==> flow/design.v <==
`timescale 1ns / 1ps
module CU (clk,rst, instr, result2, operand1, operand2, offset, opcode, sel1, sel3,w_r);
    parameter DATA_WIDTH = 8;  
    parameter ADDR_BITS = 5;  
    parameter INSTR_WIDTH =20; 
    input clk,rst;
    input [INSTR_WIDTH-1:0]instr;
    input [DATA_WIDTH-1:0] result2;
    output reg [DATA_WIDTH-1:0] operand1;
    output reg [DATA_WIDTH-1:0] operand2;
    output reg [DATA_WIDTH-1:0] offset;
    output reg [3:0] opcode;
    output reg sel1, sel3, w_r;
    reg [DATA_WIDTH-1:0] regfile [0:3];
    reg [INSTR_WIDTH-1:0]instruction;
    parameter RESET = 4'b0000;
    parameter DECODE = 4'b0001;
    parameter EXECUTE = 4'b0010;
    parameter MEM_ACCESS = 4'b0100;
    parameter WRITE_BACK = 4'b1000;
    reg [3:0] state = RESET;
    always @(posedge clk) begin
        instruction = instr;
        case (state)
            RESET : begin  
                if (instruction[19:18] == 2'b00)  begin
                    state = RESET; 
                    end else begin
                    state = DECODE;  
                    end
                regfile[0]<= 8'd0;
                regfile[1]<= 8'd1;
                regfile[2]<= 8'd2;
                regfile[3]<= 8'd3;
                operand1 <= #(DATA_WIDTH)'d0;
                operand2 <= #(DATA_WIDTH)'d0;
                offset <= #(DATA_WIDTH)'d0;
                opcode <= 4'b1111;
                sel1 <= 0;
                sel3 <= 0;
                w_r <= 0;
            end
            DECODE : begin  
                state = EXECUTE;  
                if (instruction[19:18] == 2'b1) begin  
                    operand1 <= regfile[instruction[15:14]];  
                    operand2 <= regfile[instruction[13:12]];  
                    offset <= instruction[11:4];
                    opcode <= instruction[3:0];
                    sel1 <= 1;
                    sel3 <= 0;
                    w_r <= 0;
                end else if (instruction[19:18] == 2'b10) begin  
                    operand1 <= regfile[instruction[15:14]];  
                    operand2 <= regfile[instruction[17:16]];  
                    offset <= instruction[11:4];
                    opcode <= instruction[3:0];
                    sel1 <= 0;  
                    sel3 <= 1;  
                    w_r <= 0;
                end else if (instruction[19:18] == 2'b11) begin  
                    operand1 <= regfile[instruction[17:16]];  
                    operand2 <= regfile[instruction[15:14]];
                    offset <= instruction[11:4];
                    opcode <= instruction[3:0];
                    sel1 <= 1;  
                    sel3 <= 0;  
                    w_r <= 0;
                end
            end
            EXECUTE: begin  
                state = MEM_ACCESS;  
                if (instruction[19:18] == 2'b01) begin  
                    state = WRITE_BACK;
                    operand1 <= regfile[instruction[15:14]];  
                    operand2 <= regfile[instruction[13:12]];  
                    offset <= instruction[11:4];
                    opcode <= instruction[3:0];
                    sel1 <= 1;
                    sel3 <= 0;
                    w_r <= 0;
                end else if (instruction[19:18] == 2'b10) begin  
                    operand1 <= regfile[instruction[15:14]];  
                    operand2 <= regfile[instruction[17:16]];  
                    offset <= instruction[11:4];
                    opcode <= instruction[3:0];
                    sel1 <= 0;  
                    sel3 <= 1;  
                    w_r <= 0;
                end else if (instruction[19:18] == 2'b11) begin  
                    operand1 <= regfile[instruction[17:16]];  
                    operand2 <= regfile[instruction[15:14]];
                    offset <= instruction[11:4];
                    opcode <= instruction[3:0];
                    sel1 <= 0;  
                    sel3 <= 1;  
                    w_r <= 0;
                end
            end
            MEM_ACCESS: begin  
                state = WRITE_BACK;  
                if (instruction[19:18] == 2'b10) begin  
                    operand1 <= regfile[instruction[15:14]];  
                    operand2 <= regfile[instruction[17:16]];  
                    offset <= instruction[11:4];
                    opcode <= instruction[3:0];
                    sel1 <= 0;  
                    sel3 <= 1;  
                    w_r <= 0;
                end else if (instruction[19:18] == 2'b11) begin  
                    operand1 <= regfile[instruction[17:16]];  
                    operand2 <= regfile[instruction[15:14]];
                    offset <= instruction[11:4];
                    opcode <= instruction[3:0];
                    sel1 <= 1;  
                    sel3 <= 0;  
                    w_r <= 0;
                end
            end
            WRITE_BACK: begin  
                state = DECODE;  
                if (instruction[19:18] == 2'b01) begin  
                    regfile[instruction[17:16]] <= result2;  
                    operand1 <= regfile[instruction[15:14]];  
                    operand2 <= regfile[instruction[13:12]];  
                    offset <= instruction[11:4];
                    opcode <= instruction[3:0];
                    sel1 <= 1;
                    sel3 <= 0;
                    w_r <= 0;
                end else if (instruction[19:18] == 2'b11) begin  
                    operand1 <= regfile[instruction[17:16]];  
                    operand2 <= regfile[instruction[15:14]];
                    offset <= instruction[11:4];
                    opcode <= instruction[3:0];
                    sel1 <= 1;  
                    sel3 <= 0;  
                    w_r <= 0;
                end else if (instruction[19:18] == 2'b10) begin  
                    regfile[instruction[17:16]] <= result2;  
                    operand1 <= regfile[instruction[15:14]];  
                    operand2 <= regfile[instruction[17:16]];  
                    offset <= instruction[11:4];
                    opcode <= instruction[3:0];
                    sel1 <= 0;  
                    sel3 <= 1;  
                    w_r <= 0;
                end
            end
            default:  
            state = RESET;  
        endcase
    end
endmodule
**Step by step through the tools: CU**

Tool output for the design above, in the order of the flow.
Line numbers count from 1 in the design file above.
Cell names lack the library's common part.
The mark n/a stands for no value.

- Top: CU
- Clock input: clk
- Cell library: sky130hd
- Corner: tt_025C_1v80

**Word level**

Source: Yosys, flattened and elaborated, memories not mapped. Widths are those after wreduce. Registers that Yosys merges into a memory's read port (data or address) are not register bits. Print and check cells do not count. Equal cells are merged and count once.
Yosys's memory passes give these memory sizes; they may raise the number of words (mostly to a power of two), join words into wider ones and drop unused or constant bits.

- Bits of input ports: 30
- Word-level cells: 100
- Memory cells: 1
- Output and inout bits: 31
- Flip-flop bits (word level): 35
- Bits in writable memories: 32

Memories:

| memory | depth | width | RTL line | source |
|---|---|---|---|---|
| regfile | 4 | 8 | 14 | `reg [DATA_WIDTH-1:0] regfile [0:3];` |

- Equality and inequality tests: 9
- Bitwise operators: 1
- Reduce/logical cells: 7
- Muxes and demuxes: 74

Operator list:

| operator | count |
|---|---|
| 8-bit two-way mux | 26 |
| 8-bit case mux with 4-bit select | 3 |
| 1-bit two-way mux | 32 |
| 4-bit two-way mux | 7 |
| 4-bit case mux with 5-bit select | 1 |
| 4-bit case mux with 4-bit select | 1 |
| 1-bit case mux with 5-bit select | 2 |
| 4-bit != test (second input constant) | 2 |
| 8-bit OR reduction | 1 |
| 5-bit nonzero test | 1 |
| 2-bit == test (second input constant) | 2 |
| 4-bit by 1-bit == test with 1-bit output (second input constant) | 1 |
| 4-bit by 2-bit == test with 1-bit output (second input constant) | 1 |
| 4-bit by 3-bit == test with 1-bit output (second input constant) | 1 |
| 4-bit == test (second input constant) | 1 |
| 4-bit logical NOT | 1 |
| 1-bit case mux with 4-bit select | 1 |
| 3-bit AND reduction | 1 |
| 2-bit by 1-bit == test with 1-bit output (second input constant) | 1 |
| 2-bit logical NOT | 1 |
| 2-bit AND reduction | 1 |
| 2-bit OR reduction | 1 |
| 2-bit two-way mux | 1 |
| 1-bit OR | 1 |

**Logic depth**

Depth = most cells in a row (Yosys ltp): at word level without a register or memory, in the mapped netlist without a sequential cell, where the memories' decode and read muxes count.

- Word-level depth: 8
- ABC_AREA: 0
- Gate-level depth with buffers: 9
- Depth with buffers taken out: 6

**Mapped cells and area**

The flow's flattened synthesis, as Yosys stat reports it; memories are mapped. The netlist is that of the ABC_AREA named above (0 if unset); the other value can give another one.
Totals and module areas in this step are rounded.

Cell types:

| cell | count | total area (sq um) |
|---|---|---|
| edfxtp_1 | 63 | 1.89E+03 |
| mux4_2 | 14 | 315.302 |
| and2_1 | 29 | 181.424 |
| o22ai_1 | 21 | 131.376 |
| nor2_1 | 30 | 112.608 |
| o21a_1 | 14 | 105.101 |
| o21ai_0 | 20 | 100.096 |
| a21oi_1 | 16 | 80.077 |
| dfxtp_1 | 4 | 80.077 |
| nand2_1 | 19 | 71.318 |
| a22o_1 | 8 | 70.067 |
| clkbuf_1 | 15 | 56.304 |
| a22oi_1 | 7 | 52.55 |
| mux2_4 | 3 | 45.043 |
| nor3_1 | 8 | 40.038 |
| nor3b_1 | 5 | 37.536 |
| mux2_2 | 3 | 33.782 |
| mux2i_1 | 3 | 30.029 |

Other cell types: 32; their cells: 60.

- Sequential part of the area: 2000 sq um
- Cell count: 342
- Mapped flip-flops: 67
- Chip area (Yosys): 3900 sq um
- Buffer cells: 23

**Worst setup path after synthesis**

OpenSTA on the mapped netlist: ideal clock, no wires. The path of least setup slack (recovery checks aside). Input and output delay are each 20% of the period. Register names are those of the netlist, which keeps one name where synthesis merged equal registers.

- Path kind: in2reg
- From: in instr[18]
- To: reg offset[0]
- Slack: -0.074 ns
- Stages: 6
- Data arrival time: 2.648 ns
- Buffers on the path: 1
- Delay of the path: 2.474 ns
- Time at the first pin: 0.600 ns
- Input delay: 0.600 ns
- Setup time: 0.426 ns
- Period: 3.0 ns
- Data required time: 2.574 ns
- Synthesis period reached: 3.074 ns

"delay of the path" is the arrival time less input delay plus setup time.
"stages" counts driving pins, that of a launching flip-flop among them; a cell with two outputs on the path counts twice.
"synthesis period reached" = period - worst setup slack (recovery checks aside). The figure is calculated, with input and output delays left at 20% of the set period.
Between the ends stands the longest chain of elaborated cells between them, by number of cells; it is not shown to be the way that was timed. Of several equally long chains one is given.
Each line given opens the expression or statement behind the cell; cells for indexed reads and writes are added by Yosys, which also makes memories of some case tables.
A register here has more assigning lines than the two given.
Only ways into the end's enable, where the timed path ends, are counted here.

- Cell sequence: buf_4 > nor2_1 > or2_2 > nand2_1 > a21oi_1 > o22ai_1
- Length of the longest elaborated chain: 3
- Elaborated cells between the ends (all ways): 5
- Those cells by class: 4 x eq/ne; 1 x reduce/logical

Ends and longest elaborated chain, after synthesis:

| item | RTL line | source |
|---|---|---|
| start, declared | 7 | `input [INSTR_WIDTH-1:0]instr;` |
| 2-bit by 1-bit == test with 1-bit output | 122 | `if (instruction[19:18] == 2'b01) begin` |
| 4-bit != test | n/a |  |
| 2-bit AND reduction | n/a |  |
| end, assigned | 113 | `offset <= instruction[11:4];` |
| end, assigned | 126 | `offset <= instruction[11:4];` |
| end, declared | 11 | `output reg [DATA_WIDTH-1:0] offset;` |

**Path in the finished layout**

From the final timing report of run 1: the path of least setup slack in the routed layout; clock arrival at registers is part of the times.

- Path kind: reg2reg
- From: reg state[2]
- To: reg operand2[7]
- Data arrival time: 2.40 ns
- Time at the first pin: 0.33 ns
- Buffers on the path: 1
- Setup time: 0.25 ns
- Data required time: 2.44 ns
- Stages: 8
- Slack: 0.04 ns
- Period: 2.36 ns

Between the ends stands the longest chain of elaborated cells between them, by number of cells; it is not shown to be the way that was timed. Of several equally long chains one is given.
A register here has more assigning lines than the two given.
Ways into the end's enable are left out, as the timed path ends at the data pin.

- Cell sequence: dfxtp_1 > buf_6 > nor3b_4 > o211ai_2 > mux2_4 > mux2_4 > mux2_4 > a221o_1
- Length of the longest elaborated chain: 3
- Elaborated cells between the ends (all ways): 7
- Source lines of those cells: 1
- Those cells by class: 4 x eq/ne; 1 x mux; 2 x reduce/logical

Ends and longest elaborated chain, after layout:

| item | RTL line | source |
|---|---|---|
| start, declared | 21 | `reg [3:0] state = RESET;` |
| start, assigned | 27 | `state = RESET;` |
| start, assigned | 29 | `state = DECODE;` |
| 4-bit by 2-bit == test with 1-bit output | 24 | `case (state)` |
| 2-bit OR reduction | n/a |  |
| 8-bit case mux with 4-bit select | 24 |  |
| end, assigned | 36 | `operand2 <= #(DATA_WIDTH)'d0;` |
| end, assigned | 47 | `operand2 <= regfile[instruction[13:12]];` |
| end, declared | 10 | `output reg [DATA_WIDTH-1:0] operand2;` |

Measured data: module CU, platform sky130hd, 2 stored runs of the flow under differing settings, order arbitrary. Input and output delays are each 20% of the period that was set; the output load is 0.01 pF.
"total power of the final layout": no workload was simulated; the value follows from the tool's default switching activity.
The measured numbers are rounded.

### Run 1

Settings: `period_ns=2.36`, `CORE_UTILIZATION=24`, `PLACE_DENSITY_LB_ADDON=0.25`, `CORE_MARGIN=5`, `GPL_TIMING_DRIVEN=0`, `GPL_ROUTABILITY_DRIVEN=1`, `CTS_CLUSTER_DIAMETER=354`, `SLEW_MARGIN=35`, `MIN_ROUTING_LAYER=met1`, `CAP_MARGIN=20`

- Mapped cell area after synthesis: 3900 sq um
- Standard-cell area after layout: 5300 sq um
- Die area: 19000 sq um
- Worst hold slack in the final report: 0.50 ns
- Setup slack of the critical path: 0.044 ns
- Total negative slack on setup checks: 0.000 ns
- Total power of the final layout: 7000 µW

### Run 2

Settings: `period_ns=5.68`, `CORE_UTILIZATION=34`, `SETUP_SLACK_MARGIN=0.95`, `PLACE_DENSITY_LB_ADDON=0.29`, `CORE_MARGIN=2`, `CELL_PAD_IN_SITES_DETAIL_PLACEMENT=0`, `TNS_END_PERCENT=65`, `GPL_ROUTABILITY_DRIVEN=0`, `SLEW_MARGIN=15`, `CAP_MARGIN=20`

- Worst hold slack in the final report: 0.57 ns
- Total power of the final layout: 2800 µW
- Standard-cell area after layout: 4900 sq um
- Setup slack of the critical path: 1.9 ns
- Mapped cell area after synthesis: 3900 sq um
- Total negative slack on setup checks: 0.000 ns
- Die area: 12000 sq um
